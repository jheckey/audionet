==> flow/design.v <==
module regs (
    input  wire             clk,
    input  wire             rstn,
    input  wire             val,
    input  wire [9:0]       addr,
    input  wire             write,
    input  wire [31:0]      wdata,
    output reg  [31:0]      rdata,
    output reg              ready,
    output reg              tdm2pEnable,
    output reg  [7:0]       tdm2pClkMask,
    output reg  [7:0]       tdm2pClkPatt,
    input  wire             tdm2pSample,
    input  wire             tdm2pValid,
    input  wire [255:0]     tdm2pPdata,
    output reg              p2tdmEnable,
    output reg  [15:0]      p2tdmRetrans,
    output reg  [15:0]      p2tdmDropped,
    input  wire             p2tdmRetransIncr,
    input  wire             p2tdmDroppedIncr,
    output reg              p2tdmValid,
    output reg  [255:0]     p2tdmPdata,
    output reg  [63:0]      gain,
    output reg  [31:0]      bal,
    output reg              sel
);
integer i;
reg         tdm2pValidReg;
reg [15:0]  tdm2pSampCnt;
always @(posedge clk or negedge rstn) begin
    if (!rstn) begin
        tdm2pEnable     <= 1'b0;
        tdm2pClkMask    <= 8'd0;
        tdm2pClkPatt    <= 8'd0;
        tdm2pSampCnt    <= 16'd0;
        tdm2pValidReg   <= 1'b0;
        p2tdmEnable     <= 1'b0;
        p2tdmRetrans    <= 16'd0;
        p2tdmDropped    <= 16'd0;
        p2tdmValid      <= 1'b0;
        p2tdmPdata      <= 256'd0;
        gain[63:0]      <= 64'd0;
        bal[31:0]       <= 32'd0;
        sel             <= 1'b0;
    end
    else begin
        if (val && write) begin
            ready   <= 1'b1;
            rdata   <= wdata;
            p2tdmValid <= (addr == 10'h130) ? wdata[0] : 1'b0;
            case (addr)
            10'h000:
            begin
                tdm2pEnable     <= wdata[31];
                tdm2pClkMask    <= wdata[15:8];
                tdm2pClkPatt    <= wdata[7:0];
            end
            10'h004:
            begin
                tdm2pValidReg   <= (wdata[0]) ? 1'b0 : tdm2pValidReg;    
            end
            10'h008:
            begin
                tdm2pSampCnt    <= wdata[31:0];
            end
            10'h100:
            begin
                p2tdmEnable     <= wdata[31];
            end
            10'h104:
            begin
                p2tdmRetrans    <= wdata[31:16];
                p2tdmDropped    <= wdata[15:0];
            end
            10'h110:
            begin
                p2tdmPdata[31:0]    <= wdata[31:0];
            end
            10'h114:
            begin
                p2tdmPdata[63:32]   <= wdata[31:0];
            end
            10'h118:
            begin
                p2tdmPdata[95:64]   <= wdata[31:0];
            end
            10'h11C:
            begin
                p2tdmPdata[127:96]  <= wdata[31:0];
            end
            10'h120:
            begin
                p2tdmPdata[159:128] <= wdata[31:0];
            end
            10'h124:
            begin
                p2tdmPdata[191:160] <= wdata[31:0];
            end
            10'h128:
            begin
                p2tdmPdata[223:192] <= wdata[31:0];
            end
            10'h12C:
            begin
                p2tdmPdata[255:224] <= wdata[31:0];
            end
            10'h200:
            begin
                bal[7:0]        <= wdata[23:16];
                gain[15:8]      <= wdata[15:8];
                gain[7:0]       <= wdata[7:0];
            end
            10'h204:
            begin
                bal[15:8]       <= wdata[23:16];
                gain[31:24]     <= wdata[15:8];
                gain[23:16]     <= wdata[7:0];
            end
            10'h208:
            begin
                bal[23:16]      <= wdata[23:16];
                gain[47:40]     <= wdata[15:8];
                gain[39:32]     <= wdata[7:0];
            end
            10'h20C:
            begin
                bal[23:16]      <= wdata[23:16];
                gain[63:56]     <= wdata[15:8];
                gain[55:48]     <= wdata[7:0];
            end
            10'h300:
            begin
                sel             <= wdata[0];
            end
            default : ;  
            endcase
        end
        else if (val) begin
            ready   <= 1'b1;
            case (addr)
            10'h000: rdata  <= {tdm2pEnable, 15'd0, tdm2pClkMask, tdm2pClkPatt};
            10'h004: rdata  <= tdm2pValidReg;
            10'h008: rdata  <= tdm2pSampCnt;
            10'h010: rdata  <= tdm2pPdata[31:0];
            10'h014: rdata  <= tdm2pPdata[63:32];
            10'h018: rdata  <= tdm2pPdata[95:64];
            10'h01C: rdata  <= tdm2pPdata[127:96];
            10'h020: rdata  <= tdm2pPdata[159:128];
            10'h024: rdata  <= tdm2pPdata[191:160];
            10'h028: rdata  <= tdm2pPdata[223:192];
            10'h02C: rdata  <= tdm2pPdata[255:224];
            10'h100: rdata  <= {p2tdmEnable, 31'd0};
            10'h104: rdata  <= {p2tdmRetrans, p2tdmDropped};
            10'h110: rdata  <= p2tdmPdata[31:0];
            10'h114: rdata  <= p2tdmPdata[63:32];
            10'h118: rdata  <= p2tdmPdata[95:64];
            10'h11C: rdata  <= p2tdmPdata[127:96];
            10'h120: rdata  <= p2tdmPdata[159:128];
            10'h124: rdata  <= p2tdmPdata[191:160];
            10'h128: rdata  <= p2tdmPdata[223:192];
            10'h12C: rdata  <= p2tdmPdata[255:224];
            10'h130: rdata  <= 32'd0;
            10'h200: rdata  <= {8'd0, bal[7:0]  , gain[15:0 ]};
            10'h204: rdata  <= {8'd0, bal[15:7] , gain[31:16]};
            10'h208: rdata  <= {8'd0, bal[23:16], gain[47:32]};
            10'h20C: rdata  <= {8'd0, bal[31:24], gain[63:48]};
            10'h300: rdata  <= {31'd0, sel};
            default : rdata <= 32'hBAD_ACE55;
            endcase
            tdm2pSampCnt    <= (tdm2pSample) ? tdm2pSampCnt + 16'd1 : tdm2pSampCnt;
            tdm2pValidReg   <= tdm2pValid || tdm2pValidReg;     
            p2tdmRetrans    <= (p2tdmRetransIncr) ? p2tdmRetrans + 16'd1 : p2tdmRetrans;
            p2tdmDropped    <= (p2tdmDroppedIncr) ? p2tdmDropped + 16'd1 : p2tdmDropped;
        end
        else begin
            ready   <= 1'b0;
            rdata   <= 32'd0;
            tdm2pSampCnt    <= (tdm2pSample) ? tdm2pSampCnt + 16'd1 : tdm2pSampCnt;
            tdm2pValidReg   <= tdm2pValid || tdm2pValidReg;     
            p2tdmRetrans    <= (p2tdmRetransIncr) ? p2tdmRetrans + 16'd1 : p2tdmRetrans;
            p2tdmDropped    <= (p2tdmDroppedIncr) ? p2tdmDropped + 16'd1 : p2tdmDropped;
        end
    end
end
endmodule
Reports on regs
Tool output for the design above, in the order of the flow.
Lines are those of the file above, counted from 1.
The mark n/a stands for no value.
Inputs
  top module: regs
  clock port: clk
  library: sky130hd
  timing corner: tt_025C_1v80

Elaborated design
Yosys after proc, flatten, opt, wreduce and memory -nomap, before mapping. Memory bits, and registers merged into a memory's read port (data or address), are not among the register bits. Print and check cells are not counted. Equal cells are merged and count once.
Cells by class
  add/subtract/negate cells: 3
  eq/ne operators: 30
  mux-type cells: 17
  reductions and logical operators: 27
Operator list (number)
  32-bit case mux with 27-bit select: 1
  16-bit 2-to-1 mux: 9
  10-bit by 9-bit == test with 1-bit output (second input constant): 11
  32-bit 2-to-1 mux: 2
  10-bit == test (second input constant): 5
  16-bit by 1-bit adder with 16-bit output (second input constant): 3
  10-bit by 5-bit == test with 1-bit output (second input constant): 4
  10-bit by 6-bit == test with 1-bit output (second input constant): 4
  2-bit AND reduction: 20
  10-bit by 3-bit == test with 1-bit output (second input constant): 1
  10-bit by 4-bit == test with 1-bit output (second input constant): 1
  10-bit logical NOT: 1
  2-bit by 1-bit != test with 1-bit output (second input constant): 3
  2-bit nonzero test: 3
  1-bit 2-to-1 mux: 5
  2-bit != test (second input constant): 1
  2-bit OR reduction: 1
  1-bit logical AND: 1
  1-bit logical OR: 1
Bit counts
  register bits: 446

Logic depth
Longest topological path by Yosys (ltp), each cell counted once; first at word level (registers and memories cut), then after technology mapping (sequential cells cut; the memories' decode and read muxes count).
Logic depth
  depth in word-level cells: 4
  ABC_AREA: 1
  depth in mapped cells: 15

Mapped cells and area
The flow's flattened synthesis, as Yosys stat reports it; memories are mapped. The netlist is that of the ABC_AREA named above (0 if unset); the other value can give another one.
The area totals of this step are shown rounded.
Mapped netlist
  mapped cells: 3316
  cell area after synthesis: 24000 um^2
  sequential area: 11000 um^2
  flip-flops: 446
  buffer cells: 214
Cells by type
  sky130_fd_sc_hd__dfrtp_1: number 413, total area 1.03E+04 um^2
  sky130_fd_sc_hd__nand2_1: number 1307, total area 4.91E+03 um^2
  sky130_fd_sc_hd__o21ai_0: number 368, total area 1.84E+03 um^2
  sky130_fd_sc_hd__nand3_1: number 242, total area 1.21E+03 um^2
  sky130_fd_sc_hd__nor2_1: number 320, total area 1.2E+03 um^2
  sky130_fd_sc_hd__edfxtp_1: number 33, total area 990.95 um^2
  sky130_fd_sc_hd__nand4_1: number 112, total area 700.672 um^2
  sky130_fd_sc_hd__inv_1: number 148, total area 555.533 um^2
  sky130_fd_sc_hd__clkbuf_1: number 111, total area 416.65 um^2
  sky130_fd_sc_hd__buf_2: number 62, total area 310.298 um^2
  sky130_fd_sc_hd__buf_4: number 21, total area 157.651 um^2
  sky130_fd_sc_hd__a31oi_1: number 24, total area 150.144 um^2
  sky130_fd_sc_hd__o21ai_1: number 28, total area 140.134 um^2
  sky130_fd_sc_hd__nor2_2: number 16, total area 100.096 um^2
  sky130_fd_sc_hd__xor2_1: number 11, total area 96.342 um^2
  sky130_fd_sc_hd__a21oi_1: number 13, total area 65.062 um^2
  sky130_fd_sc_hd__buf_1: number 17, total area 63.811 um^2
  sky130_fd_sc_hd__nand2_4: number 5, total area 56.304 um^2
Not listed: further types 21, cells in them 65.

Timing after synthesis
Path of least setup slack by OpenSTA after synthesis, without wires, with an ideal clock, recovery checks aside; 20% of the period is set as input and as output delay. Where synthesis merged equal registers, the netlist keeps one of their names.
Timing path after synthesis
  kind: input-to-reg
  start: in addr[1]
  end: reg rdata[4]
  clock period: 2630 ps
  input delay: 526 ps
  setup time: 255 ps
  time at the first pin: 526 ps
  arrival time: 1774 ps
  required time: 2375 ps
  slack: 601 ps
  path delay: 1503 ps
  stages on the path: 13
  synthesis period reached: 2029 ps
"path delay" is the arrival time less input delay plus setup time.
"stages on the path": output pins that drive a net of the path, with the launching flip-flop's if there is one; two outputs of one cell count as two.
"synthesis period reached" is the clock period less the worst setup slack; recovery checks do not enter. This is arithmetic on one report: input and output delays are still those of the set period (20% each).
Between the ends stands the longest chain of elaborated cells between them, by number of cells; it is not shown to be the way that was timed. Of several equally long chains one is given.
Each line given opens the expression or statement behind the cell; cells for indexed reads and writes are added by Yosys, which also makes memories of some case tables.
At most two assigning lines are given for a register; there are more.
Between the ends, after synthesis
  path through: sky130_fd_sc_hd__nor2_2 -> sky130_fd_sc_hd__nand2_1 -> sky130_fd_sc_hd__nor2_1 -> sky130_fd_sc_hd__nand2_1 -> sky130_fd_sc_hd__nand2_1 -> sky130_fd_sc_hd__nor2_1 -> sky130_fd_sc_hd__nand2_1 -> sky130_fd_sc_hd__nor2_2 -> sky130_fd_sc_hd__nand2_1 -> sky130_fd_sc_hd__buf_4 -> sky130_fd_sc_hd__nand3_1 -> sky130_fd_sc_hd__nand2_1 -> sky130_fd_sc_hd__nand2_1
  length of the longest elaborated chain: 4
Ends and longest elaborated chain, after synthesis
  start, declared: line 5  | input  wire [9:0]       addr,
  10-bit == test: line 140  | case (addr)
  32-bit case mux with 27-bit select: line 140
  32-bit 2-to-1 mux: line 138  | else if (val) begin
  32-bit 2-to-1 mux: line 47  | if (val && write) begin
  end, assigned: line 49  | rdata   <= wdata;
  end, assigned: line 141  | 10'h000: rdata  <= {tdm2pEnable, 15'd0, tdm2pClkMask, tdm2pClkPatt};
  end, declared: line 8  | output reg  [31:0]      rdata,

Timing after layout
From the final timing report of stored run 1: the path of least setup slack in the routed layout; clock arrival at registers is part of the times.
The path's times are printed in steps of 10 ps; the period is the one set.
Timing path after layout
  kind: input-to-reg
  start: in addr[0]
  end: reg rdata[12]
  clock period: 5340 ps
  input delay: 1070 ps
  setup time: 130 ps
  time at the first pin: 1070 ps
  arrival time: 4680 ps
  required time: 5850 ps
  slack: 1170 ps
  stages on the path: 15
Between the ends stands the longest chain of elaborated cells between them, by number of cells; it is not shown to be the way that was timed. Of several equally long chains one is given.
At most two assigning lines are given for a register; there are more.
Between the ends, after layout
  path through: sky130_fd_sc_hd__clkdlybuf4s50_1 -> sky130_fd_sc_hd__nor2_2 -> sky130_fd_sc_hd__nand2_1 -> sky130_fd_sc_hd__inv_2 -> sky130_fd_sc_hd__nand2_1 -> sky130_fd_sc_hd__nor2_2 -> sky130_fd_sc_hd__buf_2 -> sky130_fd_sc_hd__nand2_1 -> sky130_fd_sc_hd__nand2_1 -> sky130_fd_sc_hd__nor2_1 -> sky130_fd_sc_hd__nand2_1 -> sky130_fd_sc_hd__nor2_1 -> sky130_fd_sc_hd__nand2_1 -> sky130_fd_sc_hd__nand2_1 -> sky130_fd_sc_hd__nand2_1
  length of the longest elaborated chain: 4
Ends and longest elaborated chain, after layout
  start, declared: line 5  | input  wire [9:0]       addr,
  10-bit == test: line 140  | case (addr)
  32-bit case mux with 27-bit select: line 140
  32-bit 2-to-1 mux: line 138  | else if (val) begin
  32-bit 2-to-1 mux: line 47  | if (val && write) begin
  end, assigned: line 49  | rdata   <= wdata;
  end, assigned: line 141  | 10'h000: rdata  <= {tdm2pEnable, 15'd0, tdm2pClkMask, tdm2pClkPatt};
  end, declared: line 8  | output reg  [31:0]      rdata,

Add stored flow runs of regs

Record of 2 stored runs of the RTL-to-layout flow on regs, platform sky130hd. The runs are unordered. Constraints: input delay and output delay 20% of the set period each, output load 0.01 pF.
"achieved clock period": clock period set for the run, less the worst setup slack. It is reckoned from that one timing run; input and output delays stay at 20% of the period that was set.
"worst setup path time": the worst setup path's part of the clock period (all of it between registers, 20% less for each end at a port) less its slack. A launch clock that arrives late makes it longer, a capture clock that arrives late makes it shorter.
"power" is the tool's figure for a default switching activity; nothing was simulated.
"worst setup path time" is given in steps of 10 ps.
Measured values are rounded.

Stored run 1
==> flow/run.sh <==
#!/bin/bash
# the make line also repeats the synthesis and layout settings of config.mk as NAME=value (left out here)
make -C /OpenROAD-flow-scripts/flow DESIGN_CONFIG=/design/flow/config.mk WORK_HOME=/design/flow/orfs CLKGATE_MAP_FILE= finish
==> flow/config.mk <==
export PLATFORM = sky130hd
export DESIGN_NAME = regs
export DESIGN_NICKNAME = regs
export VERILOG_FILES = /design/flow/design.v
export SDC_FILE = /design/flow/constraint.sdc
export NUM_CORES = 4
export LEC_CHECK = 0
export ABC_AREA = 1
export CAP_MARGIN = 15
export CORE_ASPECT_RATIO = 1.06
export CORE_MARGIN = 3
export CORE_UTILIZATION = 27
export CTS_CLUSTER_DIAMETER = 159
export GPL_TIMING_DRIVEN = 0
export HOLD_SLACK_MARGIN = 0.28
export MAX_ROUTING_LAYER = met4
export SLEW_MARGIN = 20
export TNS_END_PERCENT = 55
==> flow/constraint.sdc <==
create_clock -name core_clock -period 5.34 [get_ports {clk}]
set_input_delay 1.0680 -clock core_clock [delete_from_list [all_inputs] [get_ports {clk}]]
set_output_delay 1.0680 -clock core_clock [all_outputs]
set_load 0.01 [all_outputs]

==> results of stored run 1 <==
chip area after synthesis (Yosys): 24000 um^2
die area: 92000 um^2
standard-cell area of the final layout: 35000 um^2
utilization: 0.4
worst setup slack after layout: 1200 ps
total negative slack: 0 ps
power: 8800 µW
achieved clock period: 4169 ps
worst setup path time: 3100 ps
worst setup path kind: input-to-reg

Stored run 2
==> flow/run.sh <==
#!/bin/bash
# the make line also repeats the synthesis and layout settings of config.mk as NAME=value (left out here)
make -C /OpenROAD-flow-scripts/flow DESIGN_CONFIG=/design/flow/config.mk WORK_HOME=/design/flow/orfs CLKGATE_MAP_FILE= finish
==> flow/config.mk <==
export PLATFORM = sky130hd
export DESIGN_NAME = regs
export DESIGN_NICKNAME = regs
export VERILOG_FILES = /design/flow/design.v
export SDC_FILE = /design/flow/constraint.sdc
export NUM_CORES = 4
export LEC_CHECK = 0
export CAP_MARGIN = 20
export CORE_MARGIN = 2
export CORE_UTILIZATION = 40
export SLEW_MARGIN = 20
==> flow/constraint.sdc <==
create_clock -name core_clock -period 2.6 [get_ports {clk}]
set_input_delay 0.5200 -clock core_clock [delete_from_list [all_inputs] [get_ports {clk}]]
set_output_delay 0.5200 -clock core_clock [all_outputs]
set_load 0.01 [all_outputs]

==> results of stored run 2 <==
chip area after synthesis (Yosys): 24000 um^2
die area: 61000 um^2
standard-cell area of the final layout: 37000 um^2
utilization: 0.63
worst setup slack after layout: 41 ps
total negative slack: 0 ps
power: 19000 µW
achieved clock period: 2559 ps
worst setup path time: 2040 ps
worst setup path kind: input-to-reg
